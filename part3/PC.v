==> flow/design.v <==
module pc_unit(RESET,CLK,PC);
    input RESET;             
    input CLK;               
    output reg [31:0] PC;    
    wire [31:0] nextpc;      
    always @(posedge CLK) begin
        if(RESET == 1'b1) begin 
            PC<= #1 0;              
        end
        else begin
            PC<= #1 nextpc;        
        end
    end
    assign #1 nextpc=PC+4;         
endmodule
Reports on pc_unit
What the tools print for pc_unit, step after step. Line numbers count from 1 in the design file above. Library cell names are shortened. The mark - stands for no value.

Design top: pc_unit. Clock port: CLK. Standard-cell library: sky130hd. Library corner: tt_025C_1v80.

Word-level counts
Counts by Yosys on the flattened word-level netlist (proc, flatten, opt, wreduce; memories kept). Register bits leave out memories and registers merged into their read ports (data or address); mux counts leave out enables and synchronous resets folded into registers. Print and check cells are left out. Cells with the same type and inputs are merged into one.

Elaborated cells: 2. Under register bits stands 32. The entry for input bits reads 2.

Under $add $sub $neg stands 1.

Operators with widths (count): adder 32 x 3 -> 32 bit with constant B (1).

Longest topological paths
Depth = most cells in a row (Yosys ltp): at word level without a register or memory, in the mapped netlist without a sequential cell, where the memories' decode and read muxes count.

Word-level depth: 1. For ABC_AREA the number is 0. For gate-level depth with buffers the number is 6. The entry for mapped depth without buffers reads 5.

After synthesis
The flow's flattened synthesis, as Yosys stat reports it; memories are mapped. The netlist is that of the ABC_AREA named above (0 if unset); the other value can give another one.

The entry for mapped cells reads 169. The figure for buffer cells is 11. Flip-flop cells: 30. Cell area after synthesis: 1453.9 um^2. The figure for sequential part of the area is 600.6 um^2.

Cell types: dfxtp_1 (count 30, area in all 600.576 um^2); and4_1 (count 9, area in all 78.826 um^2); xor2_1 (count 9, area in all 78.826 um^2); a21oi_1 (count 14, area in all 70.067 um^2); nand4_1 (count 10, area in all 62.56 um^2); or3_1 (count 9, area in all 56.304 um^2); nand3_1 (count 11, area in all 55.053 um^2); nor2_1 (count 14, area in all 52.55 um^2); buf_4 (count 5, area in all 37.536 um^2); o31ai_1 (count 5, area in all 37.536 um^2); or4_1 (count 5, area in all 37.536 um^2); nand2_1 (count 8, area in all 30.029 um^2); o21ai_0 (count 6, area in all 30.029 um^2); xnor2_1 (count 3, area in all 26.275 um^2); nand4_4 (count 1, area in all 21.27 um^2); and2_1 (count 3, area in all 18.768 um^2); and3_1 (count 3, area in all 18.768 um^2); buf_2 (count 3, area in all 15.014 um^2).

Other cell types: 12; their cells: 21.

Worst setup path after synthesis
Path of least setup slack by OpenSTA after synthesis, without wires, with an ideal clock, recovery checks aside; 20% of the period is set as input and as output delay. Where synthesis merged equal registers, the netlist keeps one of their names.

Path kind: register to register. Start: reg PC[2]. End: reg PC[26]. The figure for stages is 7. Under path delay stands 1700 ps. The figure for period is 3140 ps. Arrival: 1629 ps. The entry for path slack reads 1440 ps. The entry for path buffers reads 1. The entry for period reached after synthesis reads 1700 ps.

"path delay" is the arrival time less input delay plus setup time. "stages": output pins that drive a net of the path, with the launching flip-flop's if there is one; two outputs of one cell count as two. "period reached after synthesis" = period - worst setup slack (recovery checks aside). The figure is calculated, with input and output delays left at 20% of the set period. Between the ends stands the longest chain of elaborated cells between them, by number of cells; it is not shown to be the way that was timed. Of several equally long chains one is given. A line is the first line of the expression or statement that the cell stems from. Yosys adds cells for indexed reads and writes and turns some case tables into memories.

Path through: dfxtp_1 > ha_1 > and4_1 > buf_2 > nand4_1 > or3_1 > a21oi_1. The entry for length of the longest elaborated chain reads 1.

RTL lines, path post-synthesis: from (decl) (RTL line 4) `output reg [31:0] PC;`; from (assign) (RTL line 8) `PC<= #1 0;`; from (assign) (RTL line 11) `PC<= #1 nextpc;`; adder 32 x 3 -> 32 bit (RTL line 14) `assign #1 nextpc=PC+4;`; to (assign) (RTL line 8); to (assign) (RTL line 11); to (decl) (RTL line 4).

Worst path after layout
From the final timing report of flow run 1: the path of least setup slack in the routed layout; clock arrival at registers is part of the times. The path's times are printed in steps of 10 ps; the period is the one set.

Path kind: register to output. Start: reg PC[6]. End: out PC[6]. The entry for path buffers reads 1. Arrival: 1490 ps. The figure for stages is 2. The entry for external output delay reads 660 ps. The figure for period is 3280 ps. The entry for path slack reads 1130 ps.

Path through: dfxtp_1 > clkdlybuf4s50_1. The entry for length of the longest elaborated chain reads 0.

RTL lines, path post-layout: from (decl) (RTL line 4) `output reg [31:0] PC;`; from (assign) (RTL line 8) `PC<= #1 0;`; from (assign) (RTL line 11) `PC<= #1 nextpc;`; to (decl) (RTL line 4).

2 stored runs of pc_unit in the flow (synthesis by Yosys, layout by OpenROAD, sky130hd cells), in arbitrary order. Constraints: input delay and output delay 20% of the set period each, output load 0.01 pF. "time of the worst setup path" is the time allowed to the run's worst setup path (the clock period less input and output delay, where it has them) less its slack. Clock arrival times count: a late capture clock shortens it, a late launch clock lengthens it. "total power after layout" is the tool's figure for a default switching activity; nothing was simulated. "time of the worst setup path" is known to 10 ps.

Files of flow run 1:
==> flow/run.sh <==
#!/bin/bash
# the make line also repeats the synthesis and layout settings of config.mk as NAME=value (left out here)
make -C /OpenROAD-flow-scripts/flow DESIGN_CONFIG=/design/flow/config.mk WORK_HOME=/design/flow/orfs CLKGATE_MAP_FILE= finish
==> flow/config.mk <==
export PLATFORM = sky130hd
export DESIGN_NAME = pc_unit
export DESIGN_NICKNAME = pc_unit
export VERILOG_FILES = /design/flow/design.v
export SDC_FILE = /design/flow/constraint.sdc
export NUM_CORES = 4
export LEC_CHECK = 0
export CAP_MARGIN = 20
export CELL_PAD_IN_SITES_DETAIL_PLACEMENT = 1
export CORE_ASPECT_RATIO = 1.0
export CORE_MARGIN = 2
export CORE_UTILIZATION = 37
export CTS_CLUSTER_DIAMETER = 261
export CTS_CLUSTER_SIZE = 29
export GPL_ROUTABILITY_DRIVEN = 1
export MIN_ROUTING_LAYER = met2
export PLACE_DENSITY_LB_ADDON = 0.22
export SLEW_MARGIN = 20
export TNS_END_PERCENT = 10
==> flow/constraint.sdc <==
create_clock -name core_clock -period 3.28 [get_ports {CLK}]
set_input_delay 0.6560 -clock core_clock [delete_from_list [all_inputs] [get_ports {CLK}]]
set_output_delay 0.6560 -clock core_clock [all_outputs]
set_load 0.01 [all_outputs]

Results of flow run 1. The utilization after layout is 50.1%. The total power after layout comes to 0.0007032 W. The time of the worst setup path is 1490 ps. Worst setup path kind: register to output. The measured final setup TNS is 0 ps. The measured die area is 4446.9 um^2. The post-synthesis cell area stands at 1453.9 um^2. The measured setup slack of the worst path is 1131 ps.

Files of flow run 2:
==> flow/run.sh <==
#!/bin/bash
# the make line also repeats the synthesis and layout settings of config.mk as NAME=value (left out here)
make -C /OpenROAD-flow-scripts/flow DESIGN_CONFIG=/design/flow/config.mk WORK_HOME=/design/flow/orfs CLKGATE_MAP_FILE= finish
==> flow/config.mk <==
export PLATFORM = sky130hd
export DESIGN_NAME = pc_unit
export DESIGN_NICKNAME = pc_unit
export VERILOG_FILES = /design/flow/design.v
export SDC_FILE = /design/flow/constraint.sdc
export NUM_CORES = 4
export LEC_CHECK = 0
export CAP_MARGIN = 20
export CELL_PAD_IN_SITES_DETAIL_PLACEMENT = 1
export CORE_MARGIN = 2
export CORE_UTILIZATION = 19
export CTS_CLUSTER_SIZE = 32
export GPL_ROUTABILITY_DRIVEN = 1
export GPL_TIMING_DRIVEN = 1
export SETUP_SLACK_MARGIN = 0.47
export SLEW_MARGIN = 20
==> flow/constraint.sdc <==
create_clock -name core_clock -period 2.01 [get_ports {CLK}]
set_input_delay 0.4020 -clock core_clock [delete_from_list [all_inputs] [get_ports {CLK}]]
set_output_delay 0.4020 -clock core_clock [all_outputs]
set_load 0.01 [all_outputs]

Results of flow run 2. The utilization after layout is 30.3%. The total power after layout comes to 0.001156 W. The time of the worst setup path is 1550 ps. Worst setup path kind: register to register. The measured final setup TNS is 0 ps. The measured die area is 8367.7 um^2. The post-synthesis cell area stands at 1453.9 um^2. The measured setup slack of the worst path is 459 ps.
